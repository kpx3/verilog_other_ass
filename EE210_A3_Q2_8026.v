==> flow/design.v <==
module DIV_datapath (low, L1,L2, LdC,LdP, CLRC, INC, data_in, clk);  
input L1,L2, LdC, CLRC, INC, clk,LdP; 
input [15:0] data_in; 
output low; 
wire [15:0] W, Y, T, ou; 
LESS COMP (low, W); 
PIPO1 D (W, data_in,T, L1,L2, clk);	 
PIPO2 P (Y,LdP,clk); 
CNTR C (ou, LdC, INC,clk); 
SUBTRACT CT (T, W, Y) ;	 
endmodule 
module PIPO1 (dout,d1,d2,ld1,ld2,clk); 
input [15:0] d1; 
input [15:0] d2; 
input ld1,ld2, clk; 
output reg [15:0] dout;	 
always @(posedge clk) 
	if(ld1) dout <= d1; 
	else if(ld2) dout<=d2; 
endmodule 
module PIPO2 (dout,ld,clk); 
input ld,clk; 
output reg [15:0] dout;	 
always @(posedge clk) 
	if(ld) dout <= 16'b0000000000001010; 
endmodule 
module SUBTRACT (out, in1, in2); 
input [15:0] in1, in2; 
output reg [15:0] out; 
always @(*)
	out =in1-in2 ; 
endmodule
module LESS (low, data); 
input [15:0] data; 
output low; 
assign low =(data <10); 
endmodule 
module CNTR (dout,ld,inc,clk); 
input ld,inc,clk; 
output reg [15:0] dout; 
always @(posedge clk) 
	if(ld) dout<=16'd0; 
	else if(inc) dout <= dout+1; 
endmodule																		
module controller (L1,L2, LdC,LdP, CLRC,INC,done, clk,low, start); 
input clk, low,start; 
output reg L1,L2,LdC,CLRC,INC,done,LdP;  
reg [2:0] state; 
 parameter S0=3'b000, S1=3'b001, S2=3'b010, S3=3'b011;	 
always @(posedge clk) 
	begin
	  case (state) 
		S0: if(start) state<=S1; 
		S1: begin 
        #2 if (low) state<=S3; 
        else state<=S2; 
       end 
		S2: #2 if (low) state<=S3;  
		S3: state <=S3; 
		default: state <=S0; 
	   endcase 
	end
always @(state) 
	begin
	  case (state) 
		S0: begin #1 L1 =0;L2=0; LdC=0;CLRC=0;INC=0;LdP=0;end 
		S1: begin #1 L1 =1;LdC=1;CLRC=1;LdP=1; end  
		S2: begin #1 L1=0;LdC=0;CLRC=0;L2=1;INC=1;end 
		S3: begin #1 done=1;L1=0;LdC=0;INC=0;L2=0;LdP=0;end 
		default: begin #1 LdC=0;L1=0;L2=0;CLRC=0;INC=0;LdP=0;end 
	   endcase
	end
endmodule  
# Step by step through the tools: DIV_datapath
# The steps from the RTL of DIV_datapath to its reports follow in flow order.
# Lines are those of the file above, counted from 1.
# Operators carry their Yosys type and port widths (W data, S select, Z words).
# Library cell names are shortened.
# The mark - stands for no value.
[inputs]
design = "DIV_datapath"
clk_port = "clk"
lib = "sky130hd"
pvt_corner = "tt_025C_1v80"

# Word-level counts
# Yosys after proc, flatten, opt, wreduce and memory -nomap, before mapping. Memory bits, and registers merged into a memory's read port (data or address), are not among the register bits. Print and check cells are not counted. Equal cells are merged and count once.
[word_totals]
register_bits = 16
in_bits = 23
out_inout_bits = 1
elab_cells = 6
[classes]
n_addsub = 1
compare = 1
mux = 2
reduce_and_logical = 1
[op_table]
columns = ["cell", "n"]
rows = [
  ["$mux W16", 2],
  ["$sub A16 B4 Y16 const B", 1],
  ["$lt A16 B4 Y1 const B", 1],
  ["$reduce_bool A2 Y1", 1],
]

# Depth
# Depth = most cells in a row (Yosys ltp): at word level without a register or memory, in the mapped netlist without a sequential cell, where the memories' decode and read muxes count.
[logic_depth]
ltp_word = 3
abc_area = 0
depth_mapped = 6
ltp_nobuf = 6

# Synthesis result
# Yosys stat after the flow's synthesis: flattened, memories mapped to cells. It holds for the ABC_AREA given above (unset counts as 0); a run with the other value may have another netlist.
[synth_totals]
mapped_cells = 86
yosys_area_mm2 = 0.0008896
seqArea_mm2 = 0.0004504
ff_cells = 15
buffers = 3
[types]
columns = ["cell_type", "n", "type_area_um2"]
rows = [
  ["edfxtp_1", 15, 450.432],
  ["xor2_1", 8, 70.067],
  ["o21ai_0", 12, 60.058],
  ["nand2_1", 13, 48.797],
  ["xnor2_1", 4, 35.034],
  ["mux2_2", 3, 33.782],
  ["nand4b_1", 2, 17.517],
  ["nand3_1", 3, 15.014],
  ["nor2_1", 4, 15.014],
  ["ha_1", 1, 12.512],
  ["nand2b_1", 2, 12.512],
  ["nand4_1", 2, 12.512],
  ["clkbuf_1", 3, 11.261],
  ["or4_4", 1, 11.261],
  ["nor3_1", 2, 10.01],
  ["nor3_2", 1, 10.01],
  ["or4b_1", 1, 10.01],
  ["a22oi_1", 1, 7.507],
]
# Other cell types: 7; their cells: 8.
# The figures by module come from a second, unflattened synthesis with its own total; it is not the netlist above.
[unflattened]
cells_unflattened = 188
area_unflattened_mm2 = 0.0017442
# Rows give one instance, submodules left out.
[modules]
columns = ["mod", "instances", "cells", "mod_area_mm2", "seq_area_mm2"]
rows = [
  ["SUBTRACT", 1, 130, 0.0008521, 0],
  ["PIPO1", 1, 35, 0.000732, 0.0004805],
  ["PIPO2", 1, 18, 0.0001276, 0],
  ["LESS", 1, 5, 0.0000325, 0],
  ["DIV_datapath", 1, 0, 0, 0],
]

# Worst setup path after synthesis
# Source: OpenSTA report_checks on the synthesized netlist (no wires, ideal clock, input and output delay 20% of the period each), path of least setup slack; recovery checks are left aside. Register names are those of the netlist, which keeps one name where synthesis merged equal registers.
[synth_path]
path_kind = "register to output"
startpoint = "register D.dout[9]"
endpoint = "output port low"
clock_period_ns = 1.96
output_delay_ns = 0.392
t_first_pin_ns = 0.000
arrival_time_ns = 1.366
t_required_ns = 1.568
slack_ns = 0.202
path_delay_ns = 1.366
stages = 4
n_path_buf = 0
period_less_setup_slack_ns = 1.758
# "path_delay_ns" is the arrival time less input delay plus setup time.
# At an output port there is no setup time.
# "stages" counts driving pins, that of a launching flip-flop among them; a cell with two outputs on the path counts twice.
# "period_less_setup_slack_ns" is the clock period less the worst setup slack; recovery checks do not enter. This is arithmetic on one report: input and output delays are still those of the set period (20% each).
# Between the ends stands the longest chain of elaborated cells between them, by number of cells; it is not shown to be the way that was timed. Of several equally long chains one is given.
# Each line given opens the expression or statement behind the cell; cells for indexed reads and writes are added by Yosys, which also makes memories of some case tables.
[synth_between]
path_cell_list = "edfxtp_1 nor4_1 nand4_1 nor3_1"
elab_chain_cells = 1
cone_cells = 1
cone_lines = 1
classes_between = "1 x compare"
[synth_lines]
columns = ["element", "line", "text"]
rows = [
  ["start: declaration", 16, "output reg [15:0] dout;"],
  ["start: assignment", 18, "if(ld1) dout <= d1;"],
  ["start: assignment", 19, "else if(ld2) dout<=d2;"],
  ["$lt A16 B4 Y1", 36, "assign low =(data <10);"],
  ["end: declaration", 4, "output low;"],
]

# Path in the finished layout
# From the final timing report of flow run A: the path of least setup slack in the routed layout; clock arrival at registers is part of the times.
[layout_path]
path_kind = "register to output"
startpoint = "register D.dout[8]"
endpoint = "output port low"
clock_period_ns = 2.0
output_delay_ns = 0.40
t_first_pin_ns = 0.25
arrival_time_ns = 1.56
t_required_ns = 1.60
slack_ns = 0.04
stages = 6
n_path_buf = 2
# Between the ends stands the longest chain of elaborated cells between them, by number of cells; it is not shown to be the way that was timed. Of several equally long chains one is given.
[layout_between]
path_cell_list = "edfxtp_1 nor4_4 buf_4 nand4_1 nor3_2 buf_2"
elab_chain_cells = 1
cone_cells = 1
cone_lines = 1
classes_between = "1 x compare"
[layout_lines]
columns = ["element", "line", "text"]
rows = [
  ["start: declaration", 16, "output reg [15:0] dout;"],
  ["start: assignment", 18, "if(ld1) dout <= d1;"],
  ["start: assignment", 19, "else if(ld2) dout<=d2;"],
  ["$lt A16 B4 Y1", 36, "assign low =(data <10);"],
  ["end: declaration", 4, "output low;"],
]

# Settings and measured results of 2 stored flow runs for module DIV_datapath (sky130hd), not sorted in any way. The constraints put input and output delay at 20% of the set period each and load the outputs with 0.01 pF.
# "period_reached_ns" means the clock period less the worst setup slack. The figure is calculated, with input and output delays left at 20% of the set period.
# "worst_path_ns" means the part of the period allowed to the worst setup path (the constraints hold back 20% at inputs and 20% at outputs) less its slack; where the path has registers, the arrival times of their clocks count too.
# "final_power_mw": no workload was simulated; the value follows from the tool's default switching activity.

[[run]]
name = "flow run A"
[run.settings]
period_ns = 2.0
CORE_UTILIZATION = 27
PLACE_DENSITY_LB_ADDON = 0.28
CORE_ASPECT_RATIO = 0.73
CORE_MARGIN = 10
CELL_PAD_IN_SITES_DETAIL_PLACEMENT = 2
TNS_END_PERCENT = 30
GPL_TIMING_DRIVEN = 1
GPL_ROUTABILITY_DRIVEN = 1
CTS_CLUSTER_SIZE = 76
CTS_CLUSTER_DIAMETER = 387
MAX_ROUTING_LAYER = "met4"
CAP_MARGIN = 20
SLEW_MARGIN = 20
[run.results]
worst_hold_slack_ns = 0.635
layout_utilization_frac = 0.422
total_negative_slack_ns = 0.000
final_die_area_mm2 = 0.0060193
stdcell_area_mm2 = 0.0013025
worst_path_ns = 1.56
worst_path_kind = "register to output"
synth_chip_area_mm2 = 0.0008896
period_reached_ns = 1.963
fin_ws_ns = 0.037
final_power_mw = 0.9594

[[run]]
name = "flow run B"
[run.settings]
period_ns = 1.26
CORE_UTILIZATION = 61
SETUP_SLACK_MARGIN = 0.02
PLACE_DENSITY_LB_ADDON = 0.07
CORE_ASPECT_RATIO = 0.97
CELL_PAD_IN_SITES_GLOBAL_PLACEMENT = 0
CTS_CLUSTER_SIZE = 14
MIN_ROUTING_LAYER = "met2"
MAX_ROUTING_LAYER = "met4"
CAP_MARGIN = 20
CORE_MARGIN = 2
SLEW_MARGIN = 20
[run.results]
outcome = "no final report: clock tree synthesis broke off with DPL-0038"
