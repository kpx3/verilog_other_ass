==> flow/design.v <==
module multiplier(prod, mc, mp, clk, start); 
output [15:0] prod; 
input [7:0] mc, mp; 
input clk, start; 
reg [7:0] A, Q, M; 
reg Q_1; 
wire [7:0] sum, difference; 
always @(posedge clk) 
begin
 if (start) begin  
 A <= 8'b0;  
 M <= mc; 
 Q <= mp; 
 Q_1 <= 1'b0; 
 end
 else begin
 case ({Q[0], Q_1})  
 2'b0_1 : {A, Q, Q_1} <= {sum[7], sum, Q}; 
 2'b1_0 : {A, Q, Q_1} <= {difference[7], difference, Q}; 
 default: {A, Q, Q_1} <= {A[7], A, Q}; 
 endcase
 end
end
alu adder (sum, A, M, 1'b0); 
alu subtracter (difference, A, ~M, 1'b1); 
assign prod = {A, Q}; 
endmodule
module alu(out, a, b, cin); 
output [7:0] out; 
input [7:0] a; 
input [7:0] b; 
input cin;  
assign out = a + b + cin; 
endmodule
### Reports on multiplier

Tool output for the design above, in the order of the flow.
Line numbers count from 1 in the design file above.
Library cell names are shortened.
A cell with - has no value.

| set-up | value |
|---|---|
| top | multiplier |
| clock port | clk |
| library | sky130hd |
| corner | tt_025C_1v80 |

### Word level

Yosys after proc, flatten, opt, wreduce and memory -nomap, before mapping. Memory bits, and registers merged into a memory's read port (data or address), are not among the register bits. Print and check cells are not counted. Equal cells are merged and count once.

| cells by class | value |
|---|---|
| $add $sub $neg | 3 |
| $mul | 0 |
| divide/modulo/power cells | 0 |
| $lt $le $gt $ge | 0 |
| equal/unequal tests | 2 |
| shift-type cells | 0 |
| multiplexer cells | 3 |
| bitwise operators | 1 |
| reductions and logical operators | 1 |

Operator list:

| operator | count |
|---|---|
| 8-bit case mux with 2-bit select | 2 |
| 8-bit adder | 2 |
| 8-bit by 1-bit adder with 8-bit output with constant B | 1 |
| 8-bit inverter | 1 |
| 8-bit 2-to-1 mux | 1 |
| 2-bit by 1-bit equality test with 1-bit output with constant B | 1 |
| 2-bit equality test with constant B | 1 |
| 2-bit nonzero test | 1 |

| bit counts | value |
|---|---|
| register bits | 25 |
| latch bits | 0 |
| bits in writable memories | 0 |
| bits in read-only memories | 0 |
| clocked read ports x word width | 0 |
| memories kept | 0 |
| output and inout bits | 16 |
| cells after elaboration | 15 |

### Logic depth

Yosys ltp: most cells in a row. Word level: on the elaborated netlist, between registers, memories and ports. Mapped: between sequential cells and ports; inverters and the memories' decode and read muxes count.

| logic depth | value |
|---|---|
| word-level depth | 5 |
| ABC_AREA | 0 |
| mapped depth | 9 |
| mapped depth without buffers | 9 |

### Synthesis result

The flow's flattened synthesis, as Yosys stat reports it; memories are mapped. The netlist is that of the ABC_AREA named above (0 if unset); the other value can give another one.
Totals and module areas in this step are rounded.

| mapped netlist | value |
|---|---|
| standard cells after synthesis | 172 |
| synthesis area | 1630 µm² |
| flip-flops | 25 |
| buffers | 7 |

Cell types:

| cell | count |
|---|---|
| dfxtp_1 | 17 |
| edfxtp_1 | 8 |
| ha_1 | 16 |
| mux2_2 | 8 |
| inv_1 | 22 |
| nor2_1 | 14 |
| a21oi_1 | 9 |
| fa_1 | 2 |
| nor3_1 | 8 |
| mux2i_1 | 3 |
| o21bai_1 | 4 |
| a2111oi_4 | 1 |
| a221oi_1 | 3 |
| a31oi_1 | 4 |
| nand2b_1 | 4 |
| o21ai_0 | 5 |
| clkbuf_1 | 6 |
| o31ai_1 | 3 |

Other cell types: 26; their cells: 35.
By module: a second synthesis without flattening, with its own total; a netlist apart from the flattened one above.

| unflattened totals | value |
|---|---|
| cell total of the unflattened synthesis | 165 |
| area (unflattened synthesis) | 1740 µm² |

Each row is one instance without its submodules.

By module:

| module | times used | cells | area (µm²) | seq. area (µm²) |
|---|---|---|---|---|
| multiplier | 1 | 79 | 1050 | 581 |
| alu | 2 | 43 | 345 | 0.0 |

### Worst setup path after synthesis

Path of least setup slack by OpenSTA after synthesis, without wires, with an ideal clock, recovery checks aside; 20% of the period is set as input and as output delay. Where synthesis merged equal registers, the netlist keeps one of their names.

| timing path after synthesis | value |
|---|---|
| path type | register to register |
| start | register M[0] |
| end | register A[3] |
| period | 2210 ps |
| setup time | 142 ps |
| arrival time | 1870 ps |
| setup slack | 198 ps |
| delay of the path | 2012 ps |
| stages | 8 |
| buffers on the path | 0 |
| synthesis period reached | 2012 ps |

"delay of the path" is the arrival time less input delay plus setup time.
"stages" counts driving pins, that of a launching flip-flop among them; a cell with two outputs on the path counts twice.
"synthesis period reached" = period - worst setup slack (recovery checks aside). The figure is calculated, with input and output delays left at 20% of the set period.
Between the ends stands the longest chain of elaborated cells between them, by number of cells; it is not shown to be the way that was timed. Of several equally long chains one is given.
A line is the first line of the expression or statement that the cell stems from. Yosys adds cells for indexed reads and writes and turns some case tables into memories.

| between the ends, after synthesis | value |
|---|---|
| cells stage by stage | edfxtp_1 -> ha_1 -> fa_1 -> nor2b_1 -> o21bai_1 -> a21boi_1 -> a2111oi_0 -> a2111oi_1 |
| length of the longest elaborated chain | 4 |
| elaborated cells on any way between the ends | 5 |
| source lines of those cells | 3 |

RTL lines, path after synthesis:

| element | RTL line | text |
|---|---|---|
| from (decl) | 5 | `reg [7:0] A, Q, M;` |
| from (assign) | 12 | `M <= mc;` |
| 8-bit inverter | 25 | `alu subtracter (difference, A, ~M, 1'b1);` |
| 8-bit adder | 33 | `assign out = a + b + cin;` |
| 8-bit by 1-bit adder with 8-bit output | 33 |  |
| 8-bit case mux with 2-bit select | 17 | `case ({Q[0], Q_1})` |
| to (assign) | 11 | `A <= 8'b0;` |
| to (decl) | 5 |  |

### Path in the finished layout

Path of least setup slack in the final report of run A (OpenROAD, finished layout, wires in). Where an end is a register, its clock arrival counts in the times.
The path's times are printed in steps of 10 ps; the period is the one set.

| timing path post-layout | value |
|---|---|
| path type | register to register |
| start | register M[1] |
| end | register A[4] |
| period | 1590 ps |
| setup time | 110 ps |
| arrival time | 2130 ps |
| setup slack | -380 ps |
| stages | 8 |
| buffers on the path | 0 |

Between the ends stands the longest chain of elaborated cells between them, by number of cells; it is not shown to be the way that was timed. Of several equally long chains one is given.

| between the ends, post-layout | value |
|---|---|
| cells stage by stage | edfxtp_1 -> inv_2 -> ha_4 -> nand2b_4 -> a2111oi_4 -> or4_1 -> a21boi_1 -> o41a_1 |
| length of the longest elaborated chain | 4 |
| elaborated cells on any way between the ends | 5 |
| source lines of those cells | 3 |

RTL lines, path post-layout:

| element | RTL line | text |
|---|---|---|
| from (decl) | 5 | `reg [7:0] A, Q, M;` |
| from (assign) | 12 | `M <= mc;` |
| 8-bit inverter | 25 | `alu subtracter (difference, A, ~M, 1'b1);` |
| 8-bit adder | 33 | `assign out = a + b + cin;` |
| 8-bit by 1-bit adder with 8-bit output | 33 |  |
| 8-bit case mux with 2-bit select | 17 | `case ({Q[0], Q_1})` |
| to (assign) | 11 | `A <= 8'b0;` |
| to (decl) | 5 |  |

Subject: multiplier on sky130hd, stored results

Hello all,

2 stored runs of multiplier in the flow (synthesis by Yosys, layout by OpenROAD, sky130hd cells), in arbitrary order. Constraints: input delay and output delay 20% of the set period each, output load 0.01 pF.
"allowed time less slack (worst setup path)" = time allowed to the worst setup path (clock period - input delay - output delay, where it has them) - its slack; a late launch clock adds to it, a late capture clock takes from it.
By "total power of the final layout" is meant OpenSTA's value without simulated activity: inputs other than the clock are taken to toggle once in ten clock periods, and the tool carries that through the logic.
"allowed time less slack (worst setup path)" is known to 10 ps.
The measured numbers are rounded.

#### Run A

| setting | value |
|---|---|
| period_ns | `1.59` |
| CORE_UTILIZATION | `20` |
| SETUP_SLACK_MARGIN | `0.27` |
| PLACE_DENSITY | `0.45` |
| HOLD_SLACK_MARGIN | `-0.04` |
| CELL_PAD_IN_SITES_DETAIL_PLACEMENT | `0` |
| GPL_TIMING_DRIVEN | `0` |
| GPL_ROUTABILITY_DRIVEN | `0` |
| CTS_CLUSTER_SIZE | `15` |
| CAP_MARGIN | `10` |
| CORE_MARGIN | `2` |
| SLEW_MARGIN | `20` |

| result | value |
|---|---|
| sum of negative setup slack | -2180 ps |
| total die area | 8900 µm² |
| lowest setup slack | -377 ps |
| post-route worst hold slack | 488 ps |
| area of the synthesized netlist | 1630 µm² |
| allowed time less slack (worst setup path) | 1970 ps |
| type of the worst setup path | register to register |
| total power of the final layout | 0.00239 W |
| post-layout utilization | 31.8 % |
| area of the standard cells in the finished layout | 2480 µm² |

#### Run B

| setting | value |
|---|---|
| period_ns | `2.0` |
| CORE_UTILIZATION | `35` |
| SETUP_SLACK_MARGIN | `0.29` |
| PLACE_DENSITY | `0.45` |
| CELL_PAD_IN_SITES_GLOBAL_PLACEMENT | `0` |
| CELL_PAD_IN_SITES_DETAIL_PLACEMENT | `2` |
| TNS_END_PERCENT | `55` |
| ABC_AREA | `1` |
| GPL_ROUTABILITY_DRIVEN | `0` |
| CTS_CLUSTER_SIZE | `48` |
| SLEW_MARGIN | `25` |
| MIN_ROUTING_LAYER | `met1` |
| MAX_ROUTING_LAYER | `met5` |
| CAP_MARGIN | `20` |
| CORE_MARGIN | `2` |

| result | value |
|---|---|
| sum of negative setup slack | 0 ps |
| total die area | 5250 µm² |
| lowest setup slack | 161 ps |
| post-route worst hold slack | 467 ps |
| area of the synthesized netlist | 1640 µm² |
| allowed time less slack (worst setup path) | 1840 ps |
| type of the worst setup path | register to register |
| total power of the final layout | 0.00181 W |
| post-layout utilization | 51.8 % |
| area of the standard cells in the finished layout | 2300 µm² |

Thanks
